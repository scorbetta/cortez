==> flow/design.v <==
`default_nettype none
module FIXED_POINT_ABS
#(
    parameter WIDTH = 8
)
(
    input wire                      CLK,
    input wire                      RSTN,
    input wire signed [WIDTH-1:0]   VALUE_IN,
    input wire                      VALID_IN,
    output wire signed [WIDTH-1:0]  VALUE_OUT,
    output wire                     VALID_OUT,
    output wire                     OVERFLOW
);
    reg signed [WIDTH-1:0]  value_out;
    reg                     valid_out;
    wire                    sign;
    wire signed [WIDTH-1:0] value_negated;
    wire signed [WIDTH-1:0] value_converted;
    wire                    valid_converted;
    wire signed [WIDTH-1:0] value_b_in;
    assign sign = VALUE_IN[WIDTH-1];
    assign value_negated = ~VALUE_IN;
    assign value_b_in = { {WIDTH-1{1'b0}}, 1'b1 };
    FIXED_POINT_ADD #(
        .WIDTH  (WIDTH)
    )
    ADDER (
        .CLK        (CLK),
        .RSTN       (RSTN),
        .VALUE_A_IN (value_negated),
        .VALUE_B_IN (value_b_in),
        .VALID_IN   (VALID_IN),
        .VALUE_OUT  (value_converted),
        .VALID_OUT  (valid_converted),
        .OVERFLOW   (OVERFLOW)
    );
    always @(posedge CLK) begin
        if(!RSTN) begin
            valid_out <= 1'b0;
        end
        else begin
            valid_out <= 1'b0;
            if(VALID_IN && !sign) begin
                value_out <= VALUE_IN;
                valid_out <= 1'b1;
            end
            else if(valid_converted && sign) begin
                value_out <= value_converted;
                valid_out <= 1'b1;
            end
        end
    end
    assign VALUE_OUT    = value_out;
    assign VALID_OUT    = valid_out;
endmodule
`default_nettype wire
`default_nettype none
module FIXED_POINT_ACT_FUN
#(
    parameter WIDTH         = 16,
    parameter FRAC_BITS     = 13
)
(
    input wire                      CLK,
    input wire                      RSTN,
    input wire signed [WIDTH-1:0]   VALUE_IN,
    input wire                      VALID_IN,
    output wire signed [WIDTH-1:0]  VALUE_OUT,
    output wire                     VALID_OUT,
    output wire                     OVERFLOW
);
    wire                    sign;
    wire                    value_gt_f0;
    wire                    value_eq_f0;
    wire                    value_lt_z3;
    wire                    value_gt_z3;
    wire                    value_eq_z3;
    wire                    value_lt_z4;
    wire                    value_gt_z4;
    wire                    value_eq_z4;
    wire                    value_lt_fp;
    wire                    value_gt_fp;
    wire                    value_eq_fp;
    reg signed [WIDTH-1:0]  m;
    reg signed [WIDTH-1:0]  qp;
    reg signed [WIDTH-1:0]  qn;
    wire signed [WIDTH-1:0] m_times_x;
    wire                    m_times_x_valid;
    wire signed [WIDTH-1:0] value_in_abs;
    wire                    abs_valid;
    wire signed [WIDTH-1:0] line_q1_out;
    wire                    line_q1_valid;
    wire signed [WIDTH-1:0] line_out;
    wire                    line_valid;
    wire                    abs_overflow;
    wire                    mul_overflow;
    wire                    add_overflow;
    wire                    change_sign_overflow;
    reg                     overflow;
localparam F0_X             = 8'h00;  
localparam Z3_X             = 8'h15;  
localparam Z4_X             = 8'h24;  
localparam FP_X             = 8'h40;  
localparam LINE_M_F0_Z3     = 8'h1C;  
localparam LINE_QP_F0_Z3    = 8'h00;  
localparam LINE_M_Z3_Z4     = 8'h0F;  
localparam LINE_QP_Z3_Z4    = 8'h08;  
localparam LINE_M_Z4_FP     = 8'h06;  
localparam LINE_QP_Z4_FP    = 8'h12;  
localparam LINE_M_FP_INF    = 8'h00;  
localparam LINE_QP_FP_INF   = 8'h20;  
localparam LINE_QN_F0_Z3    = -LINE_QP_F0_Z3;
localparam LINE_QN_Z3_Z4    = -LINE_QP_Z3_Z4;
localparam LINE_QN_Z4_FP    = -LINE_QP_Z4_FP;
localparam LINE_QN_FP_INF   = -LINE_QP_FP_INF;
    FIXED_POINT_ABS #(
        .WIDTH  (WIDTH)
    )
    ABS_ENGINE (
        .CLK        (CLK),
        .RSTN       (RSTN),
        .VALUE_IN   (VALUE_IN),
        .VALID_IN   (VALID_IN),
        .VALUE_OUT  (value_in_abs),
        .VALID_OUT  (abs_valid),
        .OVERFLOW   (abs_overflow)
    );
    FIXED_POINT_COMP #(
        .WIDTH  (WIDTH)
    )
    COMP_F0_Z3_0 (
        .VALUE_A_IN (value_in_abs),
        .VALUE_B_IN (F0_X),
        .GT         (value_gt_f0),
        .EQ         (value_eq_f0),
        .LT         ()  
    );
    FIXED_POINT_COMP #(
        .WIDTH  (WIDTH)
    )
    COMP_F0_Z3_1 (
        .VALUE_A_IN (value_in_abs),
        .VALUE_B_IN (Z3_X),
        .GT         (),  
        .EQ         (),  
        .LT         (value_lt_z3)
    );
    FIXED_POINT_COMP #(
        .WIDTH  (WIDTH)
    )
    COMP_Z3_Z4_0 (
        .VALUE_A_IN (value_in_abs),
        .VALUE_B_IN (Z3_X),
        .GT         (value_gt_z3),
        .EQ         (value_eq_z3),
        .LT         ()  
    );
    FIXED_POINT_COMP #(
        .WIDTH  (WIDTH)
    )
    COMP_Z3_Z4_1 (
        .VALUE_A_IN (value_in_abs),
        .VALUE_B_IN (Z4_X),
        .GT         (),  
        .EQ         (),  
        .LT         (value_lt_z4)
    );
    FIXED_POINT_COMP #(
        .WIDTH  (WIDTH)
    )
    COMP_Z4_FP_0 (
        .VALUE_A_IN (value_in_abs),
        .VALUE_B_IN (Z4_X),
        .GT         (value_gt_z4),
        .EQ         (value_eq_z4),
        .LT         ()  
    );
    FIXED_POINT_COMP #(
        .WIDTH  (WIDTH)
    )
    COMP_Z4_FP_1 (
        .VALUE_A_IN (value_in_abs),
        .VALUE_B_IN (FP_X),
        .GT         (),  
        .EQ         (),  
        .LT         (value_lt_fp)
    );
    FIXED_POINT_COMP #(
        .WIDTH  (WIDTH)
    )
    COMP_FP_INF_0 (
        .VALUE_A_IN (value_in_abs),
        .VALUE_B_IN (FP_X),
        .GT         (value_gt_fp),
        .EQ         (value_eq_fp),
        .LT         ()  
    );
    assign sign = VALUE_IN[WIDTH-1];
    always @* begin
        if((value_gt_f0 || value_eq_f0) && value_lt_z3) begin
            m = LINE_M_F0_Z3;
            qp = LINE_QP_F0_Z3;
            qn = LINE_QN_F0_Z3;
        end
        else if((value_gt_z3 || value_eq_z3) && value_lt_z4) begin
            m = LINE_M_Z3_Z4;
            qp = LINE_QP_Z3_Z4;
            qn = LINE_QN_Z3_Z4;
        end
        else if((value_gt_z4 || value_eq_z4) && value_lt_fp) begin
            m = LINE_M_Z4_FP;
            qp = LINE_QP_Z4_FP;
            qn = LINE_QN_Z4_FP;
        end
        else if(value_gt_fp || value_eq_fp) begin
            m = LINE_M_FP_INF;
            qp = LINE_QP_FP_INF;
            qn = LINE_QN_FP_INF;
        end
        else begin
            m = LINE_M_FP_INF;
            qp = LINE_QP_FP_INF;
            qn =LINE_QN_FP_INF;
        end
    end
    FIXED_POINT_MUL #(
        .WIDTH      (WIDTH),
        .FRAC_BITS  (FRAC_BITS)
    )
    LINE_MUL (
        .CLK        (CLK),
        .RSTN       (RSTN),
        .VALUE_A_IN (value_in_abs),
        .VALUE_B_IN (m),
        .VALID_IN   (abs_valid),
        .VALUE_OUT  (m_times_x),
        .VALID_OUT  (m_times_x_valid),
        .OVERFLOW   (mul_overflow)
    );
    FIXED_POINT_ADD #(
        .WIDTH  (WIDTH)
    )
    LINE_ADD (
        .CLK        (CLK),
        .RSTN       (RSTN),
        .VALUE_A_IN (m_times_x),
        .VALUE_B_IN (qp),
        .VALID_IN   (m_times_x_valid),
        .VALUE_OUT  (line_q1_out),
        .VALID_OUT  (line_q1_valid),
        .OVERFLOW   (add_overflow)
    );
    FIXED_POINT_CHANGE_SIGN #(
        .WIDTH  (WIDTH)
    )
    SIGN_ADJUST (
        .CLK            (CLK),
        .RSTN           (RSTN),
        .TARGET_SIGN    (sign),
        .VALUE_IN       (line_q1_out),
        .VALID_IN       (line_q1_valid),
        .VALUE_OUT      (line_out),
        .VALID_OUT      (line_valid),
        .OVERFLOW       (change_sign_overflow)
    );
    always @(posedge CLK) begin
        if(!RSTN || VALID_IN) begin
            overflow <= 1'b0;
        end
        else begin
            if(abs_valid && abs_overflow) begin
                overflow <= 1'b1;
            end
            if(m_times_x_valid && mul_overflow) begin
                overflow <= 1'b1;
            end
            if(line_q1_valid && add_overflow) begin
                overflow <= 1'b1;
            end
            if(line_valid && change_sign_overflow) begin
                overflow <= 1'b1;
            end
        end
    end
    assign VALUE_OUT    = line_out;
    assign VALID_OUT    = line_valid;
    assign OVERFLOW     = overflow;
endmodule
`default_nettype wire
`default_nettype none
module FIXED_POINT_ADD
#(
    parameter WIDTH = 8
)
(
    input wire                      CLK,
    input wire                      RSTN,
    input wire signed [WIDTH-1:0]   VALUE_A_IN,
    input wire signed [WIDTH-1:0]   VALUE_B_IN,
    input wire                      VALID_IN,
    output wire signed [WIDTH-1:0]  VALUE_OUT,
    output wire                     VALID_OUT,
    output wire                     OVERFLOW
);
    reg signed [WIDTH-1:0]  value_out;
    reg                     valid_out;
    wire                    overflow;
    wire                    value_a_sign;
    wire                    value_b_sign;
    wire                    value_out_sign;
    always @(posedge CLK) begin
        if(!RSTN) begin
            valid_out <= 1'b0;
            value_out <= 0;
        end
        else begin
            valid_out <= 1'b0;
            if(VALID_IN) begin
                value_out <= VALUE_A_IN + VALUE_B_IN;
                valid_out <= 1'b1;
            end
        end
    end
    assign value_a_sign     = VALUE_A_IN[WIDTH-1];
    assign value_b_sign     = VALUE_B_IN[WIDTH-1];
    assign value_out_sign   = VALUE_OUT[WIDTH-1];
    assign overflow         = (value_a_sign & value_b_sign & ~value_out_sign) | (~value_a_sign & ~value_b_sign & value_out_sign);
    assign VALUE_OUT    = value_out;
    assign VALID_OUT    = valid_out;
    assign OVERFLOW     = overflow;
endmodule
`default_nettype wire
`default_nettype none
module FIXED_POINT_CHANGE_SIGN
#(
    parameter WIDTH = 8
)
(
    input wire                      CLK,
    input wire                      RSTN,
    input wire                      TARGET_SIGN,
    input wire signed [WIDTH-1:0]   VALUE_IN,
    input wire                      VALID_IN,
    output wire signed [WIDTH-1:0]  VALUE_OUT,
    output wire                     VALID_OUT,
    output wire                     OVERFLOW
);
     reg signed [WIDTH-1:0]     value_out;
     reg                        valid_out;
     wire                       sign;
     wire                       sign_match;
     wire signed [WIDTH-1:0]    value_negated;
     wire signed [WIDTH-1:0]    value_converted;
     wire                       valid_converted;
     wire signed [WIDTH-1:0]    value_b_in;
     wire                       valid_in_filtered;
     wire                       add_overflow;
     reg                        overflow;
    assign sign = VALUE_IN[WIDTH-1];
    assign valid_in_filtered    = VALID_IN & ~sign_match;
    assign value_negated        = ~VALUE_IN;
    assign value_b_in           = { {WIDTH-1{1'b0}}, 1'b1 };
    FIXED_POINT_ADD #(
        .WIDTH  (WIDTH)
    )
    ADDER (
        .CLK        (CLK),
        .RSTN       (RSTN),
        .VALUE_A_IN (value_negated),
        .VALUE_B_IN (value_b_in),
        .VALID_IN   (valid_in_filtered),
        .VALUE_OUT  (value_converted),
        .VALID_OUT  (valid_converted),
        .OVERFLOW   (add_overflow)
    );
    assign sign_match = (sign & TARGET_SIGN) | (!sign & !TARGET_SIGN);
    always @(posedge CLK) begin
        if(!RSTN) begin
            valid_out <= 1'b0;
        end
        else begin
            valid_out <= 1'b0;
            if(VALID_IN && sign_match) begin
                value_out <= VALUE_IN;
                valid_out <= 1'b1;
                overflow <= 1'b0;
            end
            else if(valid_converted) begin
                value_out <= value_converted;
                valid_out <= 1'b1;
                overflow <= add_overflow;
            end
        end
    end
    assign VALUE_OUT    = value_out;
    assign VALID_OUT    = valid_out;
    assign OVERFLOW     = overflow;
endmodule
`default_nettype wire
`default_nettype none
module FIXED_POINT_COMP
#(
    parameter WIDTH = 8
)
(
    input wire signed [WIDTH-1:0]   VALUE_A_IN,
    input wire signed [WIDTH-1:0]   VALUE_B_IN,
    output wire                     GT,
    output wire                     EQ,
    output wire                     LT
);
    wire gt;
    wire eq;
    wire lt;
    assign gt = ( VALUE_A_IN > VALUE_B_IN ? 1'b1 : 1'b0 );
    assign eq = ( VALUE_A_IN == VALUE_B_IN ? 1'b1 : 1'b0 );
    assign lt = ~gt & ~eq;
    assign GT = gt;
    assign EQ = eq;
    assign LT = lt;
endmodule
`default_nettype wire
`default_nettype none
module FIXED_POINT_MUL
#(
    parameter WIDTH     = 8,
    parameter FRAC_BITS = 3
)
(
    input wire                      CLK,
    input wire                      RSTN,
    input wire signed [WIDTH-1:0]   VALUE_A_IN,
    input wire signed [WIDTH-1:0]   VALUE_B_IN,
    input wire                      VALID_IN,
    output wire signed [WIDTH-1:0]  VALUE_OUT,
    output wire                     VALID_OUT,
    output wire                     OVERFLOW
);
    reg signed [2*WIDTH-1:0]    a_times_b;
    reg                         mul_valid;
    wire                        overflow;
    wire                        value_a_sign;
    wire                        value_b_sign;
    wire                        value_out_sign;
    always @(posedge CLK) begin
        if(!RSTN) begin
            a_times_b <= 0;
            mul_valid <= 1'b0;
        end
        else begin
            mul_valid <= 1'b0;
            if(VALID_IN) begin
                a_times_b <= VALUE_A_IN * VALUE_B_IN;
                mul_valid <= 1'b1;
            end
        end
    end
    assign value_a_sign     = VALUE_A_IN[WIDTH-1];
    assign value_b_sign     = VALUE_B_IN[WIDTH-1];
    assign value_out_sign   = VALUE_OUT[WIDTH-1];
    assign overflow         = (~value_a_sign & ~value_b_sign & value_out_sign) | (~value_a_sign & value_b_sign & ~value_out_sign) | (value_a_sign & ~value_b_sign & ~value_out_sign) | (value_a_sign & value_b_sign & value_out_sign);
    assign VALUE_OUT    = a_times_b[FRAC_BITS +: WIDTH];
    assign VALID_OUT    = mul_valid;
    assign OVERFLOW     = overflow;
endmodule
`default_nettype wire
# ---- Reports on FIXED_POINT_ACT_FUN
# Tool output for the design above, in the order of the flow.
# Lines are those of the file above, counted from 1.
# Operators carry their Yosys type and port widths (W data, S select, Z words).
# Not given: --
dict set report inputs {
  design {FIXED_POINT_ACT_FUN}
  clk_port {CLK}
  lib {sky130hd}
  pvt_corner {tt_025C_1v80}
}

# ---- Elaborated design
# Counts by Yosys on the flattened word-level netlist (proc, flatten, opt, wreduce; memories kept). Register bits leave out memories and registers merged into their read ports (data or address). Print and check cells are left out.
dict set report bits {
  input_bits 19
  ff_bits 110
  output_inout_bits 18
}
dict set report op_classes {
  reduce_and_logical 23
  n_logic 41
  multipliers 1
  compare 4
  equal 3
  addsub 3
  n_mux 31
}
# op count
set op_table {}
lappend op_table {{$mul A16 B6 Y22} 1}
lappend op_table {{$mux W16} 4}
lappend op_table {{$add A16 B2 Y16 const B} 2}
lappend op_table {{$not A16 Y16} 2}
lappend op_table {{$mux W1} 21}
lappend op_table {{$mux W6} 3}
lappend op_table {{$and A1 B1 Y1} 17}
lappend op_table {{$gt A16 B1 Y1 const B} 1}
lappend op_table {{$gt A16 B6 Y1 const B} 1}
lappend op_table {{$eq A16 B6 Y1 const B} 1}
lappend op_table {{$gt A16 B7 Y1 const B} 1}
lappend op_table {{$eq A16 B7 Y1 const B} 1}
lappend op_table {{$gt A16 B8 Y1 const B} 1}
lappend op_table {{$eq A16 B8 Y1 const B} 1}
lappend op_table {{$logic_not A16 Y1} 1}
lappend op_table {{$not A1 Y1} 12}
lappend op_table {{$logic_and A1 B1 Y1} 10}
lappend op_table {{$add A9 B7 Y10} 1}
lappend op_table {{$or A1 B1 Y1} 5}
lappend op_table {{$mux W5} 1}
lappend op_table {{$logic_or A1 B1 Y1} 4}
lappend op_table {{$reduce_and A2 Y1} 2}
lappend op_table {{$reduce_bool A2 Y1} 2}
lappend op_table {{$reduce_bool A4 Y1} 1}
lappend op_table {{$mux W4} 1}
lappend op_table {{$and A1 B1 Y1 const B} 3}
lappend op_table {{$logic_not A1 Y1} 3}
lappend op_table {{$mux W3} 1}
lappend op_table {{$not A1 Y1 const A} 2}

# ---- Depth
# Longest topological path by Yosys (ltp), each cell counted once; first at word level (registers and memories cut), then after technology mapping (sequential cells cut; the memories' decode and read muxes count).
dict set report logic_depth {
  depth_word 10
  ABC_AREA 0
  mapped_depth 20
}

# ---- Netlist
# Source: synth_stat.txt of the flow (Yosys; design flattened, memories mapped). It holds for the ABC_AREA given above (unset counts as 0); a run with the other value may have another netlist.
# The area totals of this step are shown rounded.
dict set report synth_totals {
  seqArea_um2 2150
  mapped_cells 705
  flip_flops 91
  yosys_area_um2 6560
}
# cell_type count
set types {}
lappend types {sky130_fd_sc_hd__dfxtp_1 58}
lappend types {sky130_fd_sc_hd__edfxtp_1 33}
lappend types {sky130_fd_sc_hd__fa_1 47}
lappend types {sky130_fd_sc_hd__ha_1 46}
lappend types {sky130_fd_sc_hd__inv_1 95}
lappend types {sky130_fd_sc_hd__nor2_1 86}
lappend types {sky130_fd_sc_hd__mux2_2 23}
lappend types {sky130_fd_sc_hd__xnor2_1 27}
lappend types {sky130_fd_sc_hd__a21oi_1 47}
lappend types {sky130_fd_sc_hd__mux2i_1 16}
lappend types {sky130_fd_sc_hd__o21ai_0 28}
lappend types {sky130_fd_sc_hd__nand2_1 33}
lappend types {sky130_fd_sc_hd__clkbuf_1 24}
lappend types {sky130_fd_sc_hd__xor2_1 10}
lappend types {sky130_fd_sc_hd__nand3_1 17}
lappend types {sky130_fd_sc_hd__and2_1 13}
lappend types {sky130_fd_sc_hd__and3_1 11}
lappend types {sky130_fd_sc_hd__nor4_1 11}
# Not listed: further types 34, cells in them 80.
# The figures by module come from a second, unflattened synthesis with its own total; it is not the netlist above.
dict set report unflattened {
  cells_unflattened 2026
  area_unflattened_um2 18100
}
# Rows give one instance, submodules left out.
# module n_cells n_inst mod_area_um2
set by_module {}
lappend by_module {FIXED_POINT_MUL 1019 1 9390}
lappend by_module {{FIXED_POINT_ADD #(WIDTH=16)} 172 3 1420}
lappend by_module {{FIXED_POINT_COMP #(WIDTH=16)} 59 6 434}
lappend by_module {{FIXED_POINT_CHANGE_SIGN #(WIDTH=16)} 63 1 887}
lappend by_module {{FIXED_POINT_ABS #(WIDTH=16)} 57 1 828}
lappend by_module {FIXED_POINT_ACT_FUN 17 1 118}

# ---- Path before layout
# Source: OpenSTA report_checks on the synthesized netlist (no wires, ideal clock, input and output delay 20% of the period each), path of least setup slack; recovery checks are left aside. Register names are those of the netlist, which keeps one name where synthesis merged equal registers.
dict set report synth_timing {
  path_type {input to register}
  from {input VALUE_IN[15]}
  to {register ABS_ENGINE.value_out[0]}
  t_required_ns 2.842
  path_delay_ns 2.140
  tclk_ns 3.23
  slack_ns 0.444
  t_first_pin_ns 0.646
  setup_time_ns 0.388
  t_arrival_ns 2.398
  path_stages 5
  period_less_setup_slack_ns 2.786
}
# "path_delay_ns" = arrival - input delay + setup time.
# "path_stages" counts driving pins, that of a launching flip-flop among them; a cell with two outputs on the path counts twice.
# "period_less_setup_slack_ns" is the clock period less the worst setup slack; recovery checks do not enter. This is arithmetic on one report: input and output delays are still those of the set period (20% each).
# Between the ends stands the longest chain of elaborated cells between them, by number of cells; it is not shown to be the way that was timed. Of several equally long chains one is given.
# Each line given opens the expression or statement behind the cell; cells for indexed reads and writes are added by Yosys, which also makes memories of some case tables.
# Only ways into the end's enable, where the timed path ends, are counted here.
dict set report synth_between {
  path_cell_list {sky130_fd_sc_hd__clkbuf_1 -> sky130_fd_sc_hd__nor2_1 -> sky130_fd_sc_hd__clkbuf_1 -> sky130_fd_sc_hd__a21oi_1 -> sky130_fd_sc_hd__nor2_1}
  elab_chain_cells 4
  cells_between 5
}
# element line_no
set synth_rtl {}
lappend synth_rtl {{from (decl)} 67} ;# input wire signed [WIDTH-1:0]   VALUE_IN,
lappend synth_rtl {{$logic_not A1 Y1} 44} ;# if(VALID_IN && !sign) begin
lappend synth_rtl {{$logic_and A1 B1 Y1} 44}
lappend synth_rtl {{$reduce_bool A2 Y1} --}
lappend synth_rtl {{$reduce_and A2 Y1} --}
lappend synth_rtl {{to (assign)} 45} ;# value_out <= VALUE_IN;
lappend synth_rtl {{to (assign)} 49} ;# value_out <= value_converted;
lappend synth_rtl {{to (decl)} 15} ;# reg signed [WIDTH-1:0]  value_out;

# ---- Timing after layout
# Path of least setup slack in the final report of job 1 (OpenROAD, finished layout, wires in). Where an end is a register, its clock arrival counts in the times.
dict set report layout_timing {
  path_type {register to register}
  from {register ABS_ENGINE.value_out[10]}
  to {register LINE_ADD.value_out[7]}
  slack_ns 0.18
  t_arrival_ns 2.77
  tclk_ns 2.69
  t_first_pin_ns 0.35
  setup_time_ns 0.08
  t_required_ns 2.95
  path_stages 15
}
# Between the ends stands the longest chain of elaborated cells between them, by number of cells; it is not shown to be the way that was timed. Of several equally long chains one is given.
dict set report layout_between {
  path_cell_list {sky130_fd_sc_hd__edfxtp_1 -> sky130_fd_sc_hd__nor4_2 -> sky130_fd_sc_hd__buf_4 -> sky130_fd_sc_hd__and3_1 -> sky130_fd_sc_hd__inv_2 -> sky130_fd_sc_hd__nor2_2 -> sky130_fd_sc_hd__ha_1 -> sky130_fd_sc_hd__ha_1 -> sky130_fd_sc_hd__a21oi_1 -> sky130_fd_sc_hd__nor2_1 -> sky130_fd_sc_hd__nor2_1 -> sky130_fd_sc_hd__nor2b_1 -> sky130_fd_sc_hd__o21ai_1 -> sky130_fd_sc_hd__xor2_1 -> sky130_fd_sc_hd__a211oi_1}
  elab_chain_cells 9
  cells_between 35
}
# element line_no
set layout_rtl {}
lappend layout_rtl {{from (decl)} 15} ;# reg signed [WIDTH-1:0]  value_out;
lappend layout_rtl {{from (assign)} 45} ;# value_out <= VALUE_IN;
lappend layout_rtl {{from (assign)} 49} ;# value_out <= value_converted;
lappend layout_rtl {{$gt A16 B8 Y1} 416} ;# assign gt = ( VALUE_A_IN > VALUE_B_IN ? 1'b1 : 1'b0 );
lappend layout_rtl {{$mux W1} 416}
lappend layout_rtl {{$not A1 Y1} 418} ;# assign lt = ~gt & ~eq;
lappend layout_rtl {{$and A1 B1 Y1} 418}
lappend layout_rtl {{$logic_and A1 B1 Y1} 211} ;# else if((value_gt_z4 || value_eq_z4) && value_lt_fp) begin
lappend layout_rtl {{$mux W6} 211}
lappend layout_rtl {{$mux W6} 206} ;# else if((value_gt_z3 || value_eq_z3) && value_lt_z4) begin
lappend layout_rtl {{$mux W6} 201} ;# if((value_gt_f0 || value_eq_f0) && value_lt_z3) begin
lappend layout_rtl {{$add A9 B7 Y10} 320} ;# value_out <= VALUE_A_IN + VALUE_B_IN;
lappend layout_rtl {{to (assign)} 315} ;# value_out <= 0;
lappend layout_rtl {{to (assign)} 320}
lappend layout_rtl {{to (decl)} 306} ;# reg signed [WIDTH-1:0]  value_out;

# Flow runs of FIXED_POINT_ACT_FUN

Below are 2 stored runs of the flow (Yosys, OpenROAD; platform sky130hd) on FIXED_POINT_ACT_FUN, each with its settings and what was measured, unordered. Constraints: input delay and output delay 20% of the set period each, output load 0.01 pF.
"achieved_period_ns" means the clock period less the worst setup slack. The figure is calculated, with input and output delays left at 20% of the set period.
"worstPathTime_ns" = time allowed to the worst setup path (clock period - input delay - output delay, where it has them) - its slack; a late launch clock adds to it, a late capture clock takes from it.
"fin_power_w" is the tool's figure for a default switching activity; nothing was simulated.
Values from the reports are rounded here.

# job 1
==> flow/run.sh <==
#!/bin/bash
# the make line also repeats the synthesis and layout settings of config.mk as NAME=value (left out here)
make -C /OpenROAD-flow-scripts/flow DESIGN_CONFIG=/design/flow/config.mk WORK_HOME=/design/flow/orfs CLKGATE_MAP_FILE= finish
==> flow/config.mk <==
export PLATFORM = sky130hd
export DESIGN_NAME = FIXED_POINT_ACT_FUN
export DESIGN_NICKNAME = FIXED_POINT_ACT_FUN
export VERILOG_FILES = /design/flow/design.v
export SDC_FILE = /design/flow/constraint.sdc
export NUM_CORES = 4
export LEC_CHECK = 0
export ABC_AREA = 0
export CAP_MARGIN = 0
export CELL_PAD_IN_SITES_GLOBAL_PLACEMENT = 1
export CORE_MARGIN = 2
export CORE_UTILIZATION = 16
export GPL_ROUTABILITY_DRIVEN = 0
export MAX_ROUTING_LAYER = met4
export PLACE_DENSITY = 0.38
export SLEW_MARGIN = 25
export TNS_END_PERCENT = 100
==> flow/constraint.sdc <==
create_clock -name core_clock -period 2.69 [get_ports {CLK}]
set_input_delay 0.5380 -clock core_clock [delete_from_list [all_inputs] [get_ports {CLK}]]
set_output_delay 0.5380 -clock core_clock [all_outputs]
set_load 0.01 [all_outputs]

==> job 1: results <==
achieved_period_ns=2.511
synth_chip_area_um2=6560
final_die_area_um2=42600
worstPathTime_ns=2.51
critical_path_type="register to register"
tns_ns=0.000
final_util_frac=0.202
post_route_stdcell_area_um2=8220
fin_power_w=0.00455
worstSetupSlack_ns=0.179
timing.hold.ws_ns=0.451

# job 2
==> flow/run.sh <==
#!/bin/bash
# the make line also repeats the synthesis and layout settings of config.mk as NAME=value (left out here)
make -C /OpenROAD-flow-scripts/flow DESIGN_CONFIG=/design/flow/config.mk WORK_HOME=/design/flow/orfs CLKGATE_MAP_FILE= finish
==> flow/config.mk <==
export PLATFORM = sky130hd
export DESIGN_NAME = FIXED_POINT_ACT_FUN
export DESIGN_NICKNAME = FIXED_POINT_ACT_FUN
export VERILOG_FILES = /design/flow/design.v
export SDC_FILE = /design/flow/constraint.sdc
export NUM_CORES = 4
export LEC_CHECK = 0
export CAP_MARGIN = 20
export CELL_PAD_IN_SITES_DETAIL_PLACEMENT = 1
export CORE_MARGIN = 2
export CORE_UTILIZATION = 61
export GPL_TIMING_DRIVEN = 0
export MAX_ROUTING_LAYER = met4
export PLACE_DENSITY_LB_ADDON = 0.14
export SLEW_MARGIN = 35
==> flow/constraint.sdc <==
create_clock -name core_clock -period 3.92 [get_ports {CLK}]
set_input_delay 0.7840 -clock core_clock [delete_from_list [all_inputs] [get_ports {CLK}]]
set_output_delay 0.7840 -clock core_clock [all_outputs]
set_load 0.01 [all_outputs]

==> job 2: results <==
outcome="incomplete, clock tree synthesis halted on DPL-0033"
