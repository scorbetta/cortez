==> flow/design.v <==
`default_nettype none
module COUNTER #(
    parameter WIDTH = 64
)
(
    input wire              CLK,
    input wire              RSTN,
    input wire              EN,
    output wire [WIDTH-1:0] VALUE,
    output wire             OVERFLOW
);
    reg [WIDTH-1:0] value;
    reg             overflow;
    always @(posedge CLK) begin
        if(RSTN == 1'b0) begin
            value <= 0;
            overflow <= 1'b0;
        end
        else if(EN == 1'b1) begin
            { overflow, value } <= value + 1;
        end
    end
    assign VALUE    = value;
    assign OVERFLOW = overflow;
endmodule
`default_nettype wire
`default_nettype none
module D_FF_EN
(
    input wire  CLK,
    input wire  RSTN,
    input wire  D,
    input wire  EN,
    output wire Q
);
    reg q;
    always @(posedge CLK) begin
        if(!RSTN) begin
            q <= 1'b0;
        end
        else if(EN) begin
            q <= D;
        end
    end
    assign Q = q;
endmodule
`default_nettype wire
`default_nettype none
module EDGE_DETECTOR (
    input wire  CLK,
    input wire  SAMPLE_IN,
    output wire RISE_EDGE_OUT,
    output wire FALL_EDGE_OUT
);
    reg sample_in;
    always @(posedge CLK) begin
        sample_in <= SAMPLE_IN;
    end
    assign RISE_EDGE_OUT = ~sample_in & SAMPLE_IN;
    assign FALL_EDGE_OUT = sample_in & ~SAMPLE_IN;
endmodule
`default_nettype wire
`default_nettype none
module PISO_BUFFER
#(
    parameter DEPTH = 8
)
(
    input wire              CLK,
    input wire [DEPTH-1:0]  PIN,
    input wire              LOAD_IN,
    input wire              SHIFT_OUT,
    output wire             SOUT
);
    wire [DEPTH-1:0]    flop_inputs;
    wire [DEPTH:0]      flop_outputs;
    genvar              gdx;
    generate
        for(gdx = 0; gdx < DEPTH; gdx = gdx + 1) begin
            D_FF_EN DFFEN (
                .CLK    (CLK),
                .RSTN   (1'b1),
                .D      (flop_inputs[gdx]),
                .EN     (LOAD_IN | SHIFT_OUT),
                .Q      (flop_outputs[gdx])
            );
            assign flop_inputs[gdx] = (LOAD_IN == 1'b1) ? PIN[gdx] : flop_outputs[gdx+1];
        end
    endgenerate
    assign flop_outputs[DEPTH] = PIN[DEPTH-1];
    assign SOUT = flop_outputs[0];
endmodule
`default_nettype wire
`default_nettype none
module SCI_MASTER
#(
    parameter ADDR_WIDTH        = 4,
    parameter DATA_WIDTH        = 8,
    parameter NUM_PERIPHERALS   = 2
)
(
    input wire                          CLK,
    input wire                          RSTN,
    input wire                          REQ,
    input wire                          WNR,
    input wire [ADDR_WIDTH-1:0]         ADDR,
    input wire [NUM_PERIPHERALS-1:0]    CSN_IN,
    input wire [DATA_WIDTH-1:0]         DATA_IN,
    output wire                         ACK,
    output wire [DATA_WIDTH-1:0]        DATA_OUT,
    output wire [NUM_PERIPHERALS-1:0]   SCI_CSN,
    output wire                         SCI_REQ,
    inout wire                          SCI_RESP,
    inout wire                          SCI_ACK
);
    localparam IDLE         = 2'b00;
    localparam ADDR_PHASE   = 2'b01;
    localparam COUNT_DATA   = 2'b10;
    localparam WAIT_DATA    = 2'b11;
    reg [1:0]                       curr_state;
    wire                            new_req;
    wire                            wdata_shift;
    wire                            wdata;
    wire                            addr_shift;
    wire                            addr;
    wire                            sci_resp_enable;
    wire                            sci_resp;
    reg                             sci_resp_q;
    wire                            sci_ack_enable;
    wire                            sci_ack;
    reg                             sci_ack_q;
    wire                            count_rstn;
    wire                            addr_count_en;
    wire [$clog2(ADDR_WIDTH)-1:0]   addr_count;
    wire                            data_count_en;
    wire [$clog2(DATA_WIDTH)-1:0]   data_count;
    reg                             sci_req;
    reg [NUM_PERIPHERALS-1:0]       sci_csn;
    wire                            sci_ack_q_rise;
    wire                            sci_ack_q_fall;
    reg                             ack;
    wire                            sci_ack_qq_rise;
    wire                            sci_ack_qq_fall;
    EDGE_DETECTOR NEW_REQ_DETECTOR (
        .CLK            (CLK),
        .SAMPLE_IN      (REQ),
        .RISE_EDGE_OUT  (new_req),
        .FALL_EDGE_OUT  ()  
    );
    EDGE_DETECTOR ACK_Q_EDGE_DETECTOR (
        .CLK            (CLK),
        .SAMPLE_IN      (sci_ack_q),
        .RISE_EDGE_OUT  (sci_ack_q_rise),
        .FALL_EDGE_OUT  (sci_ack_q_fall)
    );
    PISO_BUFFER #(
        .DEPTH  (ADDR_WIDTH)
    )
    ADDR_BUFFER (
        .CLK        (CLK),
        .PIN        (ADDR),
        .LOAD_IN    (REQ),
        .SHIFT_OUT  (addr_shift),
        .SOUT       (addr)
    );
    PISO_BUFFER #(
        .DEPTH  (DATA_WIDTH)
    )
    WDATA_BUFFER (
        .CLK        (CLK),
        .PIN        (DATA_IN),
        .LOAD_IN    (REQ),
        .SHIFT_OUT  (wdata_shift),
        .SOUT       (wdata)
    );
    SIPO_BUFFER #(
        .DEPTH  (DATA_WIDTH)
    )
    RDATA_BUFFER (
        .CLK    (CLK),
        .SIN    (sci_resp_q),
        .EN     (sci_ack_q),
        .POUT   (DATA_OUT)
    );
    always @(posedge CLK) begin
        if(!RSTN) begin
            curr_state <= IDLE;
        end
        else begin
            case(curr_state)
                IDLE : begin
                    if(new_req) begin
                        curr_state <= ADDR_PHASE;
                    end
                end
                ADDR_PHASE : begin
                    if(addr_count == ADDR_WIDTH-1) begin
                        if(WNR) begin
                            curr_state <= COUNT_DATA;
                        end
                        else begin
                            curr_state <= WAIT_DATA;
                        end
                    end
                end
                COUNT_DATA : begin
                    if(data_count == DATA_WIDTH-1) begin
                        curr_state <= IDLE;
                    end
                end
                WAIT_DATA : begin
                    if(sci_ack_q_rise) begin
                        curr_state <= COUNT_DATA;
                    end
                end
                default : begin
                end
            endcase
        end
    end
    assign count_rstn = ~new_req;
    always @(posedge CLK) begin
        if(!RSTN) begin
            sci_csn <= {NUM_PERIPHERALS{1'b1}};
        end
        else if(new_req) begin
            sci_csn <= CSN_IN;
        end
        else if((!WNR && sci_ack_q_fall) || (WNR && sci_ack_q_rise)) begin
            sci_csn <= {NUM_PERIPHERALS{1'b1}};
        end
    end
    assign SCI_CSN = sci_csn;
    COUNTER #(
        .WIDTH  ($clog2(ADDR_WIDTH))
    )
    ADDR_COUNTER (
        .CLK        (CLK),
        .RSTN       (count_rstn),
        .EN         (addr_count_en),
        .VALUE      (addr_count),
        .OVERFLOW   ()  
    );
    assign addr_count_en    = (curr_state == ADDR_PHASE) ? 1'b1 : 1'b0;
    assign addr_shift       = (curr_state == ADDR_PHASE) ? 1'b1 : 1'b0;
    COUNTER #(
        .WIDTH  ($clog2(DATA_WIDTH))
    )
    DATA_COUNTER (
        .CLK        (CLK),
        .RSTN       (count_rstn),
        .EN         (data_count_en),
        .VALUE      (data_count),
        .OVERFLOW   ()  
    );
    assign data_count_en    = (curr_state == COUNT_DATA) ? 1'b1 : 1'b0;
    assign wdata_shift      = (curr_state == COUNT_DATA) ? 1'b1 : 1'b0;
    always @(posedge CLK) begin
        case(curr_state)
            IDLE : begin
                sci_req <= WNR;
            end
            ADDR_PHASE :begin
                sci_req <= addr;
            end
            COUNT_DATA :begin
                sci_req <= wdata;
            end
            default : begin
                sci_req <= 1'b0;
            end
        endcase
    end
    assign SCI_REQ = sci_req;
    assign sci_resp_enable  = 1'b0;
    assign SCI_RESP         = (sci_resp_enable ? 1'b0 : 1'bz);
    assign sci_resp         = SCI_RESP;
    assign sci_ack_enable   = 1'b0;
    assign SCI_ACK          = (sci_ack_enable ? 1'b0 : 1'bz);
    assign sci_ack          = SCI_ACK;
    always @(posedge CLK) begin
        if(!RSTN) begin
            sci_ack_q <= 1'b0;
            sci_resp_q <= 1'b0;
        end
        else begin
            sci_ack_q <= sci_ack;
            sci_resp_q <= sci_resp;
        end
    end
    assign ACK = (~WNR & sci_ack_q_fall) | (WNR & sci_ack_q_rise);
endmodule
`default_nettype wire
`default_nettype none
module SIPO_BUFFER
#(
    parameter DEPTH = 8
)
(
    input wire              CLK,
    input wire              SIN,
    input wire              EN,
    output wire [DEPTH-1:0] POUT
);
    reg [DEPTH-1:0] data;
    always @(posedge CLK) begin
        if(EN) begin
            data <= { SIN, data[DEPTH-1:1] };
        end
    end
    assign POUT = data;
endmodule
`default_nettype wire
`default_nettype none
module WB2SCI_BRIDGE
#(
    parameter ADDR_WIDTH        = 32,  
    parameter DATA_WIDTH        = 32,
    parameter NUM_HL_NEURONS    = 8,  
    parameter NUM_OL_NEURONS    = 5,
    parameter HL_ADDR_WIDTH     = 5,
    parameter OL_ADDR_WIDTH     = 4
)
(
    input wire                                      CLK,
    input wire                                      RSTN,
    input wire                                      RST,
    input wire                                      WB_CYC,
    input wire                                      WB_STB,
    input wire                                      WB_WE,
    input wire [ADDR_WIDTH-1:0]                     WB_ADDR,
    input wire [DATA_WIDTH-1:0]                     WB_WDATA,
    input wire [(DATA_WIDTH/8)-1:0]                 WB_SEL,
    output wire                                     WB_STALL,
    output wire                                     WB_ACK,
    output wire [DATA_WIDTH-1:0]                    WB_RDATA,
    output wire                                     WB_ERR,
    output wire [NUM_HL_NEURONS+NUM_OL_NEURONS-1:0] SCI_CSN,
    output wire                                     SCI_REQ,
    inout wire                                      SCI_RESP,
    inout wire                                      SCI_ACK
);
    localparam SCI_MASTER_ADDR_WIDTH = (OL_ADDR_WIDTH > HL_ADDR_WIDTH) ? OL_ADDR_WIDTH : HL_ADDR_WIDTH;
    localparam IDLE = 1'b0;
    localparam WAIT = 1'b1;
    reg                                         curr_state;
    wire                                        wb_stall;
    reg                                         wb_ack;
    reg [DATA_WIDTH-1:0]                        wb_rdata;
    wire                                        wb_err;
    reg [ADDR_WIDTH-1:0]                        wb_addr;
    wire                                        layer_select;
    wire [6:0]                                  neuron_select;
    wire [7:0]                                  reg_select;
    reg                                         sci_master_req;
    reg                                         sci_master_wnr;
    wire [HL_ADDR_WIDTH-1:0]                    hl_sci_master_addr;
    wire [OL_ADDR_WIDTH-1:0]                    ol_sci_master_addr;
    wire [NUM_HL_NEURONS-1:0]                   hl_sci_master_csn_in;
    wire [NUM_OL_NEURONS-1:0]                   ol_sci_master_csn_in;
    reg [DATA_WIDTH-1:0]                        sci_master_data_in;
    reg                                         sci_master_ack;
    wire [DATA_WIDTH-1:0]                       sci_master_data_out;
    wire                                        hl_sci_master_req;
    wire                                        hl_sci_master_ack;
    wire [DATA_WIDTH-1:0]                       hl_sci_master_data_out;
    wire                                        ol_sci_master_req;
    wire                                        ol_sci_master_ack;
    wire [DATA_WIDTH-1:0]                       ol_sci_master_data_out;
    wire [NUM_HL_NEURONS-1:0]                   hl_sci_csn;
    wire [NUM_OL_NEURONS-1:0]                   ol_sci_csn;
    wire                                        hl_sci_req;
    wire                                        ol_sci_req;
    assign { layer_select, neuron_select, reg_select } = wb_addr[15:0];
    assign hl_sci_master_addr   = reg_select[HL_ADDR_WIDTH-1:0];
    assign ol_sci_master_addr   = reg_select[OL_ADDR_WIDTH-1:0];
    assign hl_sci_master_csn_in = (layer_select == 1'b0) ? {NUM_HL_NEURONS{1'b1}} & ~(1 << neuron_select) : {NUM_HL_NEURONS{1'b1}};
    assign ol_sci_master_csn_in = (layer_select == 1'b1) ? {NUM_OL_NEURONS{1'b1}} & ~(1 << neuron_select) : {NUM_OL_NEURONS{1'b1}};
    always @(posedge CLK) begin
        if(!RSTN) begin
            wb_ack <= 1'b0;
            sci_master_req <= 1'b0;
            curr_state <= IDLE;
        end
        else begin
            wb_ack <= 1'b0;
            sci_master_req <= 1'b0;
            case(curr_state)
                IDLE : begin
                    if(!WB_ACK && WB_CYC && WB_STB) begin
                        wb_addr <= (WB_ADDR >> 2);
                        sci_master_data_in <= WB_WDATA;
                        sci_master_req <= 1'b1;
                        sci_master_wnr <= WB_WE;
                        curr_state <= WAIT;
                    end
                end
                WAIT : begin
                    if(sci_master_wnr && sci_master_ack) begin
                        wb_ack <= 1'b1;
                        curr_state <= IDLE;
                    end
                    else if(!sci_master_wnr && sci_master_ack) begin
                        wb_ack <= 1'b1;
                        wb_rdata <= sci_master_data_out;
                        curr_state <= IDLE;
                    end
                end
            endcase
        end
    end
    assign wb_stall = (curr_state == IDLE) ? 1'b0 : 1'b1;
    assign wb_err   = (curr_state == 2'b11) ? 1'b1 : 1'b0;
    assign hl_sci_master_req    = sci_master_req & ~layer_select;
    assign ol_sci_master_req    = sci_master_req & layer_select;
    assign sci_master_ack       = (layer_select == 1'b0) ? hl_sci_master_ack : ol_sci_master_ack;
    assign sci_master_data_out  = (layer_select == 1'b0) ? hl_sci_master_data_out : ol_sci_master_data_out;
    SCI_MASTER #(
        .ADDR_WIDTH         (HL_ADDR_WIDTH),
        .DATA_WIDTH         (DATA_WIDTH),
        .NUM_PERIPHERALS    (NUM_HL_NEURONS)
    )
    HL_SCI_MASTER (
        .CLK        (CLK),
        .RSTN       (RSTN),
        .REQ        (hl_sci_master_req),
        .WNR        (sci_master_wnr),
        .ADDR       (hl_sci_master_addr),
        .CSN_IN     (hl_sci_master_csn_in),
        .DATA_IN    (sci_master_data_in),
        .ACK        (hl_sci_master_ack),
        .DATA_OUT   (hl_sci_master_data_out),
        .SCI_CSN    (hl_sci_csn),
        .SCI_REQ    (hl_sci_req),
        .SCI_RESP   (SCI_RESP),
        .SCI_ACK    (SCI_ACK)
    );
    SCI_MASTER #(
        .ADDR_WIDTH         (OL_ADDR_WIDTH),
        .DATA_WIDTH         (DATA_WIDTH),
        .NUM_PERIPHERALS    (NUM_OL_NEURONS)
    )
    OL_SCI_MASTER (
        .CLK        (CLK),
        .RSTN       (RSTN),
        .REQ        (ol_sci_master_req),
        .WNR        (sci_master_wnr),
        .ADDR       (ol_sci_master_addr),
        .CSN_IN     (ol_sci_master_csn_in),
        .DATA_IN    (sci_master_data_in),
        .ACK        (ol_sci_master_ack),
        .DATA_OUT   (ol_sci_master_data_out),
        .SCI_CSN    (ol_sci_csn),
        .SCI_REQ    (ol_sci_req),
        .SCI_RESP   (SCI_RESP),
        .SCI_ACK    (SCI_ACK)
    );
    assign WB_STALL = wb_stall;
    assign WB_ACK   = wb_ack;
    assign WB_RDATA = wb_rdata;
    assign WB_ERR   = wb_err;
    assign SCI_CSN  = { ol_sci_csn, hl_sci_csn };
    assign SCI_REQ  = (layer_select == 1'b0) ? hl_sci_req : ol_sci_req;
    reg [15:0] counter;
    always @(posedge CLK) begin
        if(!RSTN) begin
            counter <= 0;
        end
        else begin
            counter <= counter + 1;
        end
    end
endmodule
`default_nettype wire
Step by step through the tools: WB2SCI_BRIDGE
Tool output for the design above, in the order of the flow.
Lines are those of the file above, counted from 1.
Not given: -
Design
  top: WB2SCI_BRIDGE
  clock: CLK
  cell library: sky130hd
  timing corner: tt_025C_1v80

Word level
Source: Yosys, flattened and elaborated, memories not mapped. Widths are those after wreduce. Registers that Yosys merges into a memory's read port (data or address) are not register bits. Print and check cells do not count. Equal cells are merged and count once.
Storage and ports
  flip-flop bits (word level): 259
  output and inout port bits: 51
Cells by class
  $add $sub $neg: 4
  equality and inequality tests: 18
  shifts and indexed selects: 1
  mux-type cells: 100
  bitwise operators: 23
  reductions and logical operators: 21
Operators by type and width (number)
  1-bit 2-to-1 mux: 81
  32-bit 2-to-1 mux: 1
  8-bit 2-to-1 mux: 3
  2-bit parallel mux with 4-bit select: 2
  5-bit 2-to-1 mux: 3
  2-bit 2-to-1 mux: 7
  2-bit == test (second input constant): 5
  5-bit by 1-bit adder with 5-bit output (second input constant): 2
  5-bit == test (second input constant): 2
  5-bit AND reduction: 2
  1-bit NOT: 9
  1-bit AND: 8
  1-bit by 7-bit left shift with 8-bit output (first input constant): 1
  2-bit by 1-bit inequality test with 1-bit output (second input constant): 4
  2-bit inequality test (second input constant): 4
  4-bit nonzero test: 2
  8-bit NOT: 1
  1-bit logical AND: 6
  1-bit parallel mux with 3-bit select: 2
  1-bit bitwise OR: 5
  2-bit by 1-bit == test with 1-bit output (second input constant): 2
  2-bit logical NOT: 2
  2-bit nonzero test: 2
  4-bit AND reduction: 1
  3-bit by 1-bit adder with 3-bit output (second input constant): 1
  3-bit == test (second input constant): 1
  3-bit AND reduction: 1
  1-bit logical NOT: 2
Other operator kinds: 5; their cells: 5.

Logic depth
Yosys ltp: most cells in a row. Word level: on the elaborated netlist, between registers, memories and ports. Mapped: between sequential cells and ports; inverters and the memories' decode and read muxes count.
Depth
  word-level depth: 8
  ABC_AREA: 0
  gate-level depth with buffers: 6
  mapped depth without buffers: 6

After synthesis
Yosys stat after the flow's synthesis: flattened, memories mapped to cells. It holds for the ABC_AREA given above (unset counts as 0); a run with the other value may have another netlist.
Cell types
  sky130_fd_sc_hd__edfxtp_1: number 119, total area 3.57E+03 µm²
  sky130_fd_sc_hd__dfxtp_1: number 45, total area 900.864 µm²
  sky130_fd_sc_hd__mux2_2: number 37, total area 416.65 µm²
  sky130_fd_sc_hd__mux2_1: number 33, total area 371.606 µm²
  sky130_fd_sc_hd__buf_4: number 39, total area 292.781 µm²
  sky130_fd_sc_hd__nor2_1: number 33, total area 123.869 µm²
  sky130_fd_sc_hd__a22oi_1: number 12, total area 90.086 µm²
  sky130_fd_sc_hd__ha_1: number 7, total area 87.584 µm²
  sky130_fd_sc_hd__mux2i_1: number 6, total area 60.058 µm²
  sky130_fd_sc_hd__nand2b_1: number 9, total area 56.304 µm²
  sky130_fd_sc_hd__buf_2: number 9, total area 45.043 µm²
  sky130_fd_sc_hd__xor2_1: number 5, total area 43.792 µm²
  sky130_fd_sc_hd__a21oi_1: number 8, total area 40.038 µm²
  sky130_fd_sc_hd__nand2_1: number 10, total area 37.536 µm²
  sky130_fd_sc_hd__xnor2_1: number 4, total area 35.034 µm²
  sky130_fd_sc_hd__nor4_1: number 5, total area 31.28 µm²
  sky130_fd_sc_hd__nor4_2: number 2, total area 25.024 µm²
  sky130_fd_sc_hd__nor4b_4: number 1, total area 23.773 µm²
Not listed: further types 22, cells in them 41.
Mapped netlist
  mapped cells: 425
  synthesis area: 0.0065225 mm²
  mapped flip-flops: 164
  buffers: 53
By module: a second synthesis without flattening, with its own total; a netlist apart from the flattened one above.
Unflattened totals
  cells (unflattened synthesis): 725
  area total of the unflattened synthesis: 0.0108329 mm²
Each row is one instance without its submodules.
Modules
  WB2SCI_BRIDGE: times used 1, cells 152, area 0.0030429 mm²
  D_FF_EN: times used 73, cells 3, area 0.0000363 mm²
  SIPO_BUFFER (DEPTH=32): times used 2, cells 32, area 0.0009609 mm²
  PISO_BUFFER (DEPTH=32): times used 2, cells 37, area 0.0005393 mm²
  SCI_MASTER: times used 1, cells 64, area 0.0006218 mm²
  COUNTER (WIDTH=5): times used 2, cells 26, area 0.000274 mm²
  SCI_MASTER: times used 1, cells 50, area 0.0004442 mm²
  COUNTER (WIDTH=3): times used 1, cells 17, area 0.0001677 mm²
  EDGE_DETECTOR: times used 4, cells 3, area 0.000035 mm²
  COUNTER (WIDTH=2): times used 1, cells 10, area 0.0001201 mm²
  PISO_BUFFER (DEPTH=5): times used 1, cells 6, area 0.0000551 mm²
  PISO_BUFFER (DEPTH=4): times used 1, cells 5, area 0.0000438 mm²

Path before layout
Source: OpenSTA report_checks on the synthesized netlist (no wires, ideal clock, input and output delay 20% of the period each), path of least setup slack; recovery checks are left aside. Register names are those of the netlist, which keeps one name where synthesis merged equal registers.
Path after synthesis
  kind: input to register
  start: in RSTN
  end: reg sci_master_data_in[0]
  clock period: 8790 ps
  setup time: 568 ps
  launch time at the first pin: 1758 ps
  data arrival time: 6429 ps
  data required time: 8222 ps
  path slack: 1793 ps
  delay of the path: 5239 ps
  driving pins on the path: 2
  path buffers: 0
  synthesis period reached: 6997 ps
"delay of the path" is the arrival time less input delay plus setup time.
"driving pins on the path": output pins that drive a net of the path, with the launching flip-flop's if there is one; two outputs of one cell count as two.
"synthesis period reached" is the clock period less the worst setup slack; recovery checks do not enter. This is arithmetic on one report: input and output delays are still those of the set period (20% each).
The rows between start and end are the longest chain of elaborated cells between them; the timing report does not say that the signal goes this way. Where chains are equally long, one stands for them.
A line is the first line of the expression or statement that the cell stems from. Yosys adds cells for indexed reads and writes and turns some case tables into memories.
Between the ends, after synthesis
  cells stage by stage: sky130_fd_sc_hd__inv_2 -> sky130_fd_sc_hd__nor4_1
  length of the longest elaborated chain: 1
  elaborated cells between the ends (all ways): 1
  RTL lines with such cells: 0
  classes of those cells: reduce/logical (1)
RTL lines, path after synthesis
  start: declaration: RTL line 326  | input wire                                      RSTN,
  3-bit AND reduction
  end: assignment: RTL line 392  | sci_master_data_in <= WB_WDATA;
  end: declaration: RTL line 361  | reg [DATA_WIDTH-1:0]                        sci_master_data_in;

Timing after layout
Path of least setup slack in the final report of run 1 (OpenROAD, finished layout, wires in). Where an end is a register, its clock arrival counts in the times.
The report prints the path's times to 10 ps; the period is as set.
Path post-layout
  kind: register to output
  start: reg wb_addr[15]
  end: out SCI_REQ
  clock period: 4230 ps
  launch time at the first pin: 410 ps
  data arrival time: 1770 ps
  data required time: 3380 ps
  path slack: 1610 ps
  driving pins on the path: 3
  path buffers: 1
The rows between start and end are the longest chain of elaborated cells between them; the timing report does not say that the signal goes this way. Where chains are equally long, one stands for them.
Between the ends, post-layout
  cells stage by stage: sky130_fd_sc_hd__edfxtp_1 -> sky130_fd_sc_hd__mux2_2 -> sky130_fd_sc_hd__clkdlybuf4s50_1
  length of the longest elaborated chain: 1
  elaborated cells between the ends (all ways): 1
  RTL lines with such cells: 1
  classes of those cells: mux (1)
RTL lines, path post-layout
  start: assignment: RTL line 391  | wb_addr <= (WB_ADDR >> 2);
  1-bit 2-to-1 mux: RTL line 463  | assign SCI_REQ  = (layer_select == 1'b0) ? hl_sci_req : ol_sci_req;
  end: declaration: RTL line 339  | output wire                                     SCI_REQ,

Design WB2SCI_BRIDGE on sky130hd. What follows are 2 stored runs of the flow, each under its own settings; their order means nothing. The constraints put input and output delay at 20% of the set period each and load the outputs with 0.01 pF.
"achieved clock period": clock period set for the run, less the worst setup slack. It is reckoned from that one timing run; input and output delays stay at 20% of the period that was set.
"worst setup path time" is the time allowed to the run's worst setup path (the clock period less input and output delay, where it has them) less its slack. Clock arrival times count: a late capture clock shortens it, a late launch clock lengthens it.
By "power" is meant OpenSTA's value without simulated activity: inputs other than the clock are taken to toggle once in ten clock periods, and the tool carries that through the logic.
"worst setup path time" is given in steps of 10 ps.
[run 1] settings: period_ns=4.23, CORE_UTILIZATION=31, SETUP_SLACK_MARGIN=0.07, PLACE_DENSITY_LB_ADDON=0.2, CELL_PAD_IN_SITES_GLOBAL_PLACEMENT=0, CELL_PAD_IN_SITES_DETAIL_PLACEMENT=0, ABC_AREA=0, GPL_TIMING_DRIVEN=1, GPL_ROUTABILITY_DRIVEN=0, CTS_CLUSTER_SIZE=71, SLEW_MARGIN=25, MIN_ROUTING_LAYER=met1, MAX_ROUTING_LAYER=met4, CAP_MARGIN=20, CORE_MARGIN=2
[run 1] result: chip area after synthesis (Yosys) 0.0065225 mm², die area 0.0222159 mm², standard-cell area of the final layout 0.0079414 mm², utilization 0.381, worst setup slack after layout 1613 ps, total negative slack 0 ps, worst hold slack 383 ps, power 0.003572 W, achieved clock period 2617 ps, worst setup path time 1770 ps, worst setup path kind register to output
[run 2] settings: period_ns=6.91, CORE_UTILIZATION=15, PLACE_DENSITY_LB_ADDON=0.05, CORE_ASPECT_RATIO=1.06, CORE_MARGIN=7, CELL_PAD_IN_SITES_DETAIL_PLACEMENT=2, CTS_CLUSTER_SIZE=65, MAX_ROUTING_LAYER=met5, CAP_MARGIN=20, SLEW_MARGIN=20
[run 2] result: chip area after synthesis (Yosys) 0.0065225 mm², die area 0.0495205 mm², standard-cell area of the final layout 0.0082855 mm², utilization 0.193, worst setup slack after layout 3704 ps, total negative slack 0 ps, worst hold slack 389 ps, power 0.002195 W, achieved clock period 3206 ps, worst setup path time 1820 ps, worst setup path kind register to output
